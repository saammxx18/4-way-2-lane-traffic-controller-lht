==> flow/design.v <==
module traffic_light_4way (
    input wire clk,
    input wire reset,
    output reg [2:0] north_light,   
    output reg       north_left_arrow,
    output reg       north_right_arrow,
    output reg [2:0] south_light,
    output reg       south_left_arrow,
    output reg       south_right_arrow,
    output reg [2:0] east_light,
    output reg       east_left_arrow,
    output reg       east_right_arrow,
    output reg [2:0] west_light,
    output reg       west_left_arrow,
    output reg       west_right_arrow
);
    reg [3:0] state, next_state;
    reg [3:0] counter;
    parameter red    = 3'b100;
    parameter yellow = 3'b010;
    parameter green  = 3'b001;
    parameter arrow_off = 1'b0;
    parameter arrow_on  = 1'b1;
    parameter s0  = 4'b0000;
    parameter s1  = 4'b0001;
    parameter s2  = 4'b0010;
    parameter s3  = 4'b0011;
    parameter s4  = 4'b0100;
    parameter s5  = 4'b0101;
    parameter s6  = 4'b0110; 
    parameter s7  = 4'b0111; 
    parameter s8  = 4'b1000; 
    parameter s9  = 4'b1001; 
    parameter s10 = 4'b1010; 
    parameter s11 = 4'b1011; 
    parameter time_s0  = 9;
    parameter time_s1  = 1;
    parameter time_s2  = 4;
    parameter time_s3  = 1;
    parameter time_s4  = 4;
    parameter time_s5  = 1; 
    parameter time_s6  = 9;
    parameter time_s7  = 1;
    parameter time_s8  = 4;
    parameter time_s9  = 1;
    parameter time_s10 = 4;
    parameter time_s11 = 1; 
    always @(posedge clk or posedge reset) begin
        if (reset) begin
            state   <= s0;
            counter <= 4'b0000;
        end
        else begin 
            if ((state == s0  && counter == time_s0) ||
                (state == s1  && counter == time_s1) ||
                (state == s2  && counter == time_s2) ||
                (state == s3  && counter == time_s3) ||
                (state == s4  && counter == time_s4) ||
                (state == s5  && counter == time_s5) ||
                (state == s6  && counter == time_s6) ||
                (state == s7  && counter == time_s7) ||
                (state == s8  && counter == time_s8) ||
                (state == s9  && counter == time_s9) ||
                (state == s10 && counter == time_s10)||
                (state == s11 && counter == time_s11)) begin
                state <= next_state;
                counter <= 4'b0000;
            end
            else begin
                counter <= counter + 1; 
            end
        end
    end
    always @(*) begin
        case (state) 
            s0 : next_state = s1;
            s1 : next_state = s2;
            s2 : next_state = s3;
            s3 : next_state = s4;
            s4 : next_state = s5;  
            s5 : next_state = s6; 
            s6 : next_state = s7;
            s7 : next_state = s8;
            s8 : next_state = s9;
            s9 : next_state = s10;
            s10: next_state = s11; 
            s11: next_state = s0;  
            default : next_state = s0;
        endcase
    end
    always @(*) begin
        north_light = red;
        south_light = red;
        east_light = red;
        west_light = red;
        north_left_arrow = arrow_off;
        north_right_arrow = arrow_off;
        south_left_arrow = arrow_off;
        south_right_arrow = arrow_off;
        east_left_arrow = arrow_off;
        east_right_arrow = arrow_off;
        west_left_arrow = arrow_off;
        west_right_arrow = arrow_off;
        case (state)
            s0 : begin 
                north_light = green;
                north_left_arrow = arrow_on;
                south_light = green;
                south_left_arrow = arrow_on;
            end
            s1 : begin
                north_light = green;
                north_left_arrow = arrow_on;
                south_light = yellow;
                south_left_arrow = arrow_off; 
            end
            s2 : begin
                north_light = green;
                north_left_arrow = arrow_on;
                north_right_arrow = arrow_on;
            end
            s3 : begin
                north_light = yellow;
            end
            s4 : begin
                south_light = green;
                south_right_arrow = arrow_on;
                south_left_arrow = arrow_on;
            end
            s5 : begin
                south_light = yellow;
            end
            s6 : begin 
                east_light = green;
                east_left_arrow = arrow_on;
                west_light = green;
                west_left_arrow = arrow_on;
            end
            s7 : begin
                east_light = green;
                east_left_arrow = arrow_on;
                west_light = yellow;
            end
            s8 : begin
                east_light = green;
                east_left_arrow = arrow_on;
                east_right_arrow = arrow_on;
            end
            s9 : begin
                east_light = yellow;
            end
            s10 : begin
                west_light = green;
                west_right_arrow = arrow_on;
                west_left_arrow = arrow_on;
            end
            s11 : begin
                west_light = yellow;
            end
            default : begin
                north_light = red;
                south_light = red;
                east_light = red;
                west_light = red;
            end
        endcase
    end
endmodule
# Reports on traffic_light_4way
# Tool output for the design above, in the order of the flow.
# Lines are those of the file above, counted from 1.
# Cell names lack the library's common part.
# A cell with -- has no value.
# setup
design,traffic_light_4way
clock,clk
library,sky130hd
lib_corner,tt_025C_1v80

# Elaborated design
# Yosys after proc, flatten, opt, wreduce and memory -nomap, before mapping. Enables and synchronous resets that opt folds into registers are not counted as muxes. Memory bits, and registers merged into a memory's read port (data or address), are not among the register bits. Print and check cells are not counted. Equal cells are merged and count once.
# Memory sizes are those after Yosys's memory passes, which may raise the word count (mostly to a power of two), join words into wider ones and drop unused or constant bits.
# word_totals
regBits,4
clocked_rd_ports_x_width,4
wordCells,43
rom_bits,384
n_memories,2
output_inout_bits,20
# memory_table
memory,size,word_bits,rd,write_ports,line,rtl
(no name shown),16,20,1,0,104,case (state)
(no name shown),16,4,1,0,75,case (state)
# op_classes
n_mux,1
n_addsub,1
n_reduce_logical,24
equal,14
# ops
operator,n
== test 4 x 3 -> 1 bit (second input constant),5
== test 4 bit (second input constant),5
logical AND 1 bit,12
logical OR 1 bit,11
== test 4 x 1 -> 1 bit (second input constant),2
== test 4 x 2 -> 1 bit (second input constant),2
adder 4 x 1 -> 4 bit (second input constant),1
zero test 4 bit,1
2-to-1 mux 4 bit,1

# Longest topological paths
# Yosys ltp: most cells in a row. Word level: on the elaborated netlist, between registers, memories and ports. Mapped: between sequential cells and ports; inverters and the memories' decode and read muxes count.
# depth
ltp_word,14
ABC_AREA,0
depth_mapped,6

# Synthesis result
# Source: synth_stat.txt of the flow (Yosys; design flattened, memories mapped). It holds for the ABC_AREA given above (unset counts as 0); a run with the other value may have another netlist.
# by_type
type,n
dfrtp_1,8
ha_1,8
inv_1,10
and2_1,5
buf_4,4
mux2_4,2
nor2_1,8
o311ai_4,1
buf_6,2
a22oi_4,1
mux2i_1,2
or2_2,3
and4bb_2,1
nand2_1,3
or3b_4,1
a21oi_1,2
a32o_1,1
and2b_4,1
# Other cell types: 15; their cells: 16.
# mapped
synth_area_um2,753.2
seq_area_um2,200.2
buffers,6
ff_cells,8
mapped_cells,79

# Worst setup path after synthesis
# Path of least setup slack by OpenSTA after synthesis, without wires, with an ideal clock, recovery checks aside; 20% of the period is set as input and as output delay. Where synthesis merged equal registers, the netlist keeps one of their names.
# synth_path
path_type,register to output
from,register state[3]
to,output west_light[0]
required_time_ns,2.800
t_first_pin_ns,0.000
delay_ns,1.359
driving_pins,6
n_path_buf,2
path_slack_ns,1.441
arrival_time_ns,1.359
period_ns,3.5
period_less_setup_slack_ns,2.059
# "delay_ns" = arrival - input delay + setup time.
# At an output port there is no setup time.
# "driving_pins": output pins that drive a net of the path, with the launching flip-flop's if there is one; two outputs of one cell count as two.
# "period_less_setup_slack_ns" is the clock period less the worst setup slack; recovery checks do not enter. This is arithmetic on one report: input and output delays are still those of the set period (20% each).
# Between the ends stands the longest chain of elaborated cells between them, by number of cells; it is not shown to be the way that was timed. Of several equally long chains one is given.
# Each line given opens the expression or statement behind the cell; cells for indexed reads and writes are added by Yosys, which also makes memories of some case tables.
# The chain passes a memory read, where the word-level depth is cut; so it can be longer than that depth.
# synth_between
path_cell_list,dfrtp_1 buf_6 and2b_2 or2_2 and2_1 buf_4
elab_chain_len,1
# synth_lines
item,line,rtl
start: declaration,17,"reg [3:0] state, next_state;"
memory read (16 x 20 bit),104,case (state)
end: declaration,13,"output reg [2:0] west_light,"

# Module traffic_light_4way, platform sky130hd: 2 stored runs of the flow (Yosys, OpenROAD) with differing settings, in no particular order. Input and output delays are each 20% of the period that was set; the output load is 0.01 pF.
# Settings: n/a = not set for that run.
stored run,period_ns,CORE_UTILIZATION,PLACE_DENSITY_LB_ADDON,CORE_ASPECT_RATIO,CELL_PAD_IN_SITES_GLOBAL_PLACEMENT,CELL_PAD_IN_SITES_DETAIL_PLACEMENT,GPL_ROUTABILITY_DRIVEN,SLEW_MARGIN,MAX_ROUTING_LAYER,CAP_MARGIN,CORE_MARGIN,SETUP_SLACK_MARGIN,TNS_END_PERCENT,ABC_AREA
entry A,2.56,59,0.19,1.12,1,2,0,35,met5,20,2,n/a,n/a,n/a
entry B,2.74,67,0.08,n/a,n/a,2,n/a,20,met5,20,3,0.61,80,0
# Entry A: incomplete, placement halted on FLW-0024
# Entry B: incomplete, placement halted on FLW-0024
